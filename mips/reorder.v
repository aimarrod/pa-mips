==> flow/design.v <==
module reorder_buffer(
	input clk,
	input stall,
	input[2:0] alu,  
	input alu_we,
	input[4:0] alu_rd,
	input[31:0] alu_pc,
	input alu_ex,
	input[31:0] alu_val,
	input alu_store,
	input[31:0] alu_addr,
	input alu_pass,
	input[2:0] load,  
	input[31:0] load_pc,
	input load_we,
	input[4:0] load_rd,
	input load_ex,
	input[31:0] load_val,
	input[31:0] load_addr,
	input[2:0] slow,  
	input slow_we,
	input[31:0] slow_pc,
	input[4:0] slow_rd,
	input slow_ex,
	input[31:0] slow_val,
	output[31:0] val_out,
	output[4:0] rd_out,
	output we,
	output ex_out,
	output store_out,
	output[31:0] pc_out,
	output[31:0] addr_out,
	output stores,
	output[2:0] tail_out,
	input next_head,
	output[4:0] destination_0,
	output[4:0] destination_1,
	output[4:0] destination_2,
	output[4:0] destination_3,
	output[4:0] destination_4,
	output[4:0] destination_5,
	output[4:0] destination_6,
	output[4:0] destination_7,
	output[31:0] val_0,
	output[31:0] val_1,
	output[31:0] val_2,
	output[31:0] val_3,
	output[31:0] val_4,
	output[31:0] val_5,
	output[31:0] val_6,
	output[31:0] val_7,
	output[7:0] valids
);
reg[2:0] head, tail;
reg valid[7:0];
reg[31:0] value[7:0], epc[7:0];
reg exception[7:0];
reg[4:0] rd[7:0];
reg pass[7:0];
reg store[7:0];
reg[31:0] address[7:0];
assign val_out = value[head];
assign rd_out = rd[head];
assign we = valid[head] & !pass[head];
assign ex_out = exception[head];
assign pc_out = epc[head];
assign store_out = store[head];
assign addr_out = address[head];
assign tail_out = tail;
assign destination_0 = rd[0];
assign val_0 = value[0];
assign destination_1 = rd[1];
assign val_1 = value[1];
assign destination_2 = rd[2];
assign val_2 = value[2];
assign destination_3 = rd[3];
assign val_3 = value[3];
assign destination_4 = rd[4];
assign val_4 = value[4];
assign destination_5 = rd[5];
assign val_5 = value[5];
assign destination_6 = rd[6];
assign val_6 = value[6];
assign destination_7 = rd[7];
assign val_7 = value[7];
assign stores = (store[0]&valid[0]) | (store[1]&valid[1]) | (store[2]&valid[2]) | (store[3]&valid[3]) | (store[4]&valid[4]) | (store[5]&valid[5]) | (store[6]&valid[6]) | (store[7]&valid[7]);
assign valids[0] = valid[0]; 
assign valids[1] = valid[1]; 
assign valids[2] = valid[2]; 
assign valids[3] = valid[3]; 
assign valids[4] = valid[4]; 
assign valids[5] = valid[5]; 
assign valids[6] = valid[6];
assign valids[7] = valid[7]; 
always @(posedge clk) begin
		if(alu_we) begin
			valid[alu] <= 1;
			value[alu] <= alu_val;
			epc[alu] <= alu_pc;
			exception[alu] <= alu_ex;
			rd[alu] <= alu_rd;
			store[alu] <= alu_store;
			address[alu] <= alu_addr;
			pass[alu] <= alu_pass;
		end
		if(load_we) begin
			valid[load] <= 1;
			value[load] <= load_val;
			epc[load] <= load_pc;
			exception[load] <= load_ex;
			rd[load] <= load_rd;
			store[load] <= 0;
			address[load] <= load_addr;
			pass[load] <= 0;
		end
		if(slow_we) begin
			valid[slow] <= 1;
			value[slow] <= slow_val;
			epc[slow] <= slow_pc;
			exception[slow] <= slow_ex;
			rd[slow] <= slow_rd;
			store[slow] <= 0;
			pass[slow] <= 0;
		end
		if(valid[head] & next_head) begin
			valid[head] = 0;
			head = head+1;
		end
		if(!stall) begin
			valid[tail] = 0;
			tail = tail+1;
		end
end
initial begin
	tail <= 0;
	head <= 0;
	valid[0] <= 0;
	value[0] <= 0;
	epc[0] <= 0;
	exception[0] <= 0;
	rd[0] <= 0;
	store[0] <= 0;
	address[0] <= 0;
	valid[1] <= 0;
	value[1] <= 0;
	epc[1] <= 0;
	exception[1] <= 0;
	rd[1] <= 0;
	store[1] <= 0;
	address[1] <= 0;
	valid[2] <= 0;
	value[2] <= 0;
	epc[2] <= 0;
	exception[2] <= 0;
	rd[2] <= 0;
	store[2] <= 0;
	address[2] <= 0;
	valid[3] <= 0;
	value[3] <= 0;
	epc[3] <= 0;
	exception[3] <= 0;
	rd[3] <= 0;
	store[3] <= 0;
	address[3] <= 0;
	valid[4] <= 0;
	value[4] <= 0;
	epc[4] <= 0;
	exception[4] <= 0;
	rd[4] <= 0;
	store[4] <= 0;
	address[4] <= 0;
	valid[5] <= 0;
	value[5] <= 0;
	epc[5] <= 0;
	exception[5] <= 0;
	rd[5] <= 0;
	store[5] <= 0;
	address[5] <= 0;
	valid[6] <= 0;
	value[6] <= 0;
	epc[6] <= 0;
	exception[6] <= 0;
	rd[6] <= 0;
	store[6] <= 0;
	address[6] <= 0;
	valid[7] <= 0;
	value[7] <= 0;
	epc[7] <= 0;
	exception[7] <= 0;
	rd[7] <= 0;
	store[7] <= 0;
	address[7] <= 0;
end
endmodule
==> Step by step through the tools: reorder_buffer <==
The steps from the RTL of reorder_buffer to its reports follow in flow order.
Lines are those of the file above, counted from 1.
{ "inputs": {"top": "reorder_buffer", "clock_port": "clk", "cell_library": "sky130hd", "pvt_corner": "tt_025C_1v80"} }

==> Word-level counts <==
Yosys after proc, flatten, opt, wreduce and memory -nomap, before mapping. Enables and synchronous resets that opt folds into registers are not counted as muxes. Memory bits, and registers merged into a memory's read port (data or address), are not among the register bits. Print and check cells are not counted. Equal cells are merged and count once.
Yosys's memory passes give these memory sizes; they may raise the number of words (mostly to a power of two), join words into wider ones and drop unused or constant bits.
{ "bits": {"mem_count": 8, "mem_bits_rw": 840, "regBits": 6, "inputBits": 291, "out_inout_bits": 412, "elab_cells": 56} }
{ "op_classes": {"mux": 26, "reduce_logical": 1, "logic": 17, "n_addsub": 2} }
{ "memory_table": {"columns": ["memory", "words", "word_bits", "line", "source"], "rows": [
  ["address", 8, 32, 61, "reg[31:0] address[7:0];"],
  ["epc", 8, 32, 56, "reg[31:0] value[7:0], epc[7:0];"],
  ["value", 8, 32, 56, null],
  ["rd", 8, 5, 58, "reg[4:0] rd[7:0];"],
  ["exception", 8, 1, 57, "reg exception[7:0];"],
  ["pass", 8, 1, 59, "reg pass[7:0];"]
]} }
Further memories, not shown: 2.
{ "op_table": {"columns": ["op", "count"], "rows": [
  ["32-bit two-way mux", 8],
  ["5-bit two-way mux", 3],
  ["3-bit two-way mux", 5],
  ["1-bit AND", 10],
  ["1-bit two-way mux", 10],
  ["1-bit bitwise OR", 7],
  ["3-bit by 1-bit adder with 3-bit output with constant B", 2],
  ["1-bit logical NOT", 1]
]} }

==> Logic depth <==
Yosys ltp: most cells in a row. Word level: on the elaborated netlist, between registers, memories and ports. Mapped: between sequential cells and ports; inverters and the memories' decode and read muxes count.
{ "logic_depth": {"word_depth": 8, "ABC_AREA": 0, "mapped_depth": 8, "depth_no_buf": 4} }

==> Mapped cells and area <==
Source: synth_stat.txt of the flow (Yosys; design flattened, memories mapped). It holds for the ABC_AREA given above (unset counts as 0); a run with the other value may have another netlist.
{ "types": {"columns": ["cell_type", "count", "type_area_um2"], "rows": [
  ["sky130_fd_sc_hd__edfxtp_1", 822, 2.47E+04],
  ["sky130_fd_sc_hd__mux2i_1", 639, 6.4E+03],
  ["sky130_fd_sc_hd__mux2_2", 303, 3.41E+03],
  ["sky130_fd_sc_hd__a21oi_1", 314, 1.57E+03],
  ["sky130_fd_sc_hd__o21ai_0", 312, 1.56E+03],
  ["sky130_fd_sc_hd__nor2_1", 341, 1.28E+03],
  ["sky130_fd_sc_hd__nand2_1", 339, 1272.47],
  ["sky130_fd_sc_hd__clkbuf_1", 262, 983.443],
  ["sky130_fd_sc_hd__a221oi_1", 100, 875.84],
  ["sky130_fd_sc_hd__a22oi_1", 116, 870.835],
  ["sky130_fd_sc_hd__buf_2", 153, 765.734],
  ["sky130_fd_sc_hd__buf_4", 84, 630.605],
  ["sky130_fd_sc_hd__mux4_2", 22, 495.475],
  ["sky130_fd_sc_hd__dfxtp_1", 24, 480.461],
  ["sky130_fd_sc_hd__a22o_1", 33, 289.027],
  ["sky130_fd_sc_hd__o2bb2ai_1", 21, 183.926],
  ["sky130_fd_sc_hd__o221ai_1", 20, 175.168],
  ["sky130_fd_sc_hd__buf_6", 13, 146.39]
]} }
Other cell types: 35; their cells: 204.
{ "synth_totals": {"yosys_area_um2": 47401.7, "buf_cells": 556, "seqArea_um2": 25164.1, "mapped_cells": 4122, "flip_flops": 846} }

==> Path before layout <==
OpenSTA on the mapped netlist: ideal clock, no wires. The path of least setup slack (recovery checks aside). Input and output delay are each 20% of the period. Register names are those of the netlist, which keeps one name where synthesis merged equal registers.
{ "synth_path": {"kind": "input to register", "start": "input port slow[0]", "end": "memory epc[6][0]", "arrival_ps": 3574, "path_delay_ps": 3405, "launch_ps": 1074, "required_time_ps": 4465, "input_delay_ps": 1074, "period_ps": 5370, "stages": 5, "setup_ps": 905, "path_slack_ps": 891, "n_path_buf": 3, "period_less_setup_slack_ps": 4479} }
"path_delay_ps" = arrival - input delay + setup time.
"stages": output pins that drive a net of the path, with the launching flip-flop's if there is one; two outputs of one cell count as two.
"period_less_setup_slack_ps" is the clock period less the worst setup slack; recovery checks do not enter. This is arithmetic on one report: input and output delays are still those of the set period (20% each).
Between the ends stands the longest chain of elaborated cells between them, by number of cells; it is not shown to be the way that was timed. Of several equally long chains one is given.
Each line given opens the expression or statement behind the cell; cells for indexed reads and writes are added by Yosys, which also makes memories of some case tables.
{ "synth_between": {"path_cell_list": "sky130_fd_sc_hd__buf_2 > sky130_fd_sc_hd__nand4b_1 > sky130_fd_sc_hd__buf_2 > sky130_fd_sc_hd__clkbuf_1 > sky130_fd_sc_hd__nand3_1", "elab_chain_cells": 1, "cells_between": 1, "lines_between": 1, "cone_classes": "1 x mux"} }
{ "synth_lines": {"columns": ["item", "line", "source"], "rows": [
  ["start, declared", 20, "input[2:0] slow,"],
  ["3-bit two-way mux", 116, "if(slow_we) begin"],
  ["end, declared", 56, "reg[31:0] value[7:0], epc[7:0];"]
]} }

==> Timing after layout <==
From the final timing report of record 2: the path of least setup slack in the routed layout; clock arrival at registers is part of the times.
The path's times are printed in steps of 10 ps; the period is the one set.
{ "layout_path": {"kind": "register to output", "start": "register head[2]", "end": "output port addr_out[6]", "stages": 8, "n_path_buf": 3, "launch_ps": 670, "path_slack_ps": -200, "output_delay_ps": 730, "required_time_ps": 2940, "arrival_ps": 3140, "period_ps": 3670} }
Between the ends stands the longest chain of elaborated cells between them, by number of cells; it is not shown to be the way that was timed. Of several equally long chains one is given.
The chain passes a memory read, where the word-level depth is cut; so it can be longer than that depth.
{ "layout_between": {"path_cell_list": "sky130_fd_sc_hd__edfxtp_1 > sky130_fd_sc_hd__buf_12 > sky130_fd_sc_hd__and3_1 > sky130_fd_sc_hd__buf_4 > sky130_fd_sc_hd__a22o_1 > sky130_fd_sc_hd__a221oi_1 > sky130_fd_sc_hd__o221ai_2 > sky130_fd_sc_hd__dlygate4sd2_1", "elab_chain_cells": 1, "cells_between": 1, "lines_between": 1, "cone_classes": "1 x memory"} }
{ "layout_lines": {"columns": ["item", "line", "source"], "rows": [
  ["start, declared", 54, "reg[2:0] head, tail;"],
  ["start, assigned", 127, "head = head+1;"],
  ["memory read 8 x 32 bit", 61, "reg[31:0] address[7:0];"],
  ["end, declared", 32, "output[31:0] addr_out,"]
]} }

Add stored flow runs of reorder_buffer

Module reorder_buffer, platform sky130hd: 2 stored runs of the flow (Yosys, OpenROAD) with differing settings, in no particular order. Input and output delays are each 20% of the period that was set; the output load is 0.01 pF.
"reached clock period" = clock period - worst setup slack. The figure is calculated, with input and output delays left at 20% of the set period.

==> record 1: settings <==
{ "period_ns": 8.01, "CORE_UTILIZATION": 72, "PLACE_DENSITY_LB_ADDON": 0.24, "CORE_MARGIN": 3, "GPL_TIMING_DRIVEN": 0, "CTS_CLUSTER_DIAMETER": 27, "CAP_MARGIN": 15, "SLEW_MARGIN": 20 }
==> record 1: results <==
unfinished; error GRT-0116 in routing

==> record 2: settings <==
{ "period_ns": 3.67, "CORE_UTILIZATION": 67, "PLACE_DENSITY_LB_ADDON": 0.23, "CORE_ASPECT_RATIO": 1.02, "CELL_PAD_IN_SITES_DETAIL_PLACEMENT": 0, "ABC_AREA": 0, "GPL_TIMING_DRIVEN": 1, "GPL_ROUTABILITY_DRIVEN": 0, "CTS_CLUSTER_SIZE": 35, "CAP_MARGIN": 10, "MAX_ROUTING_LAYER": "met4", "CORE_MARGIN": 2, "SLEW_MARGIN": 20 }
==> record 2: results <==
utilization in the final report: 0.853
worst setup slack after layout: -202 ps
full die area: 72891.7 um^2
synthesis area: 47401.7 um^2
reached clock period: 3872 ps
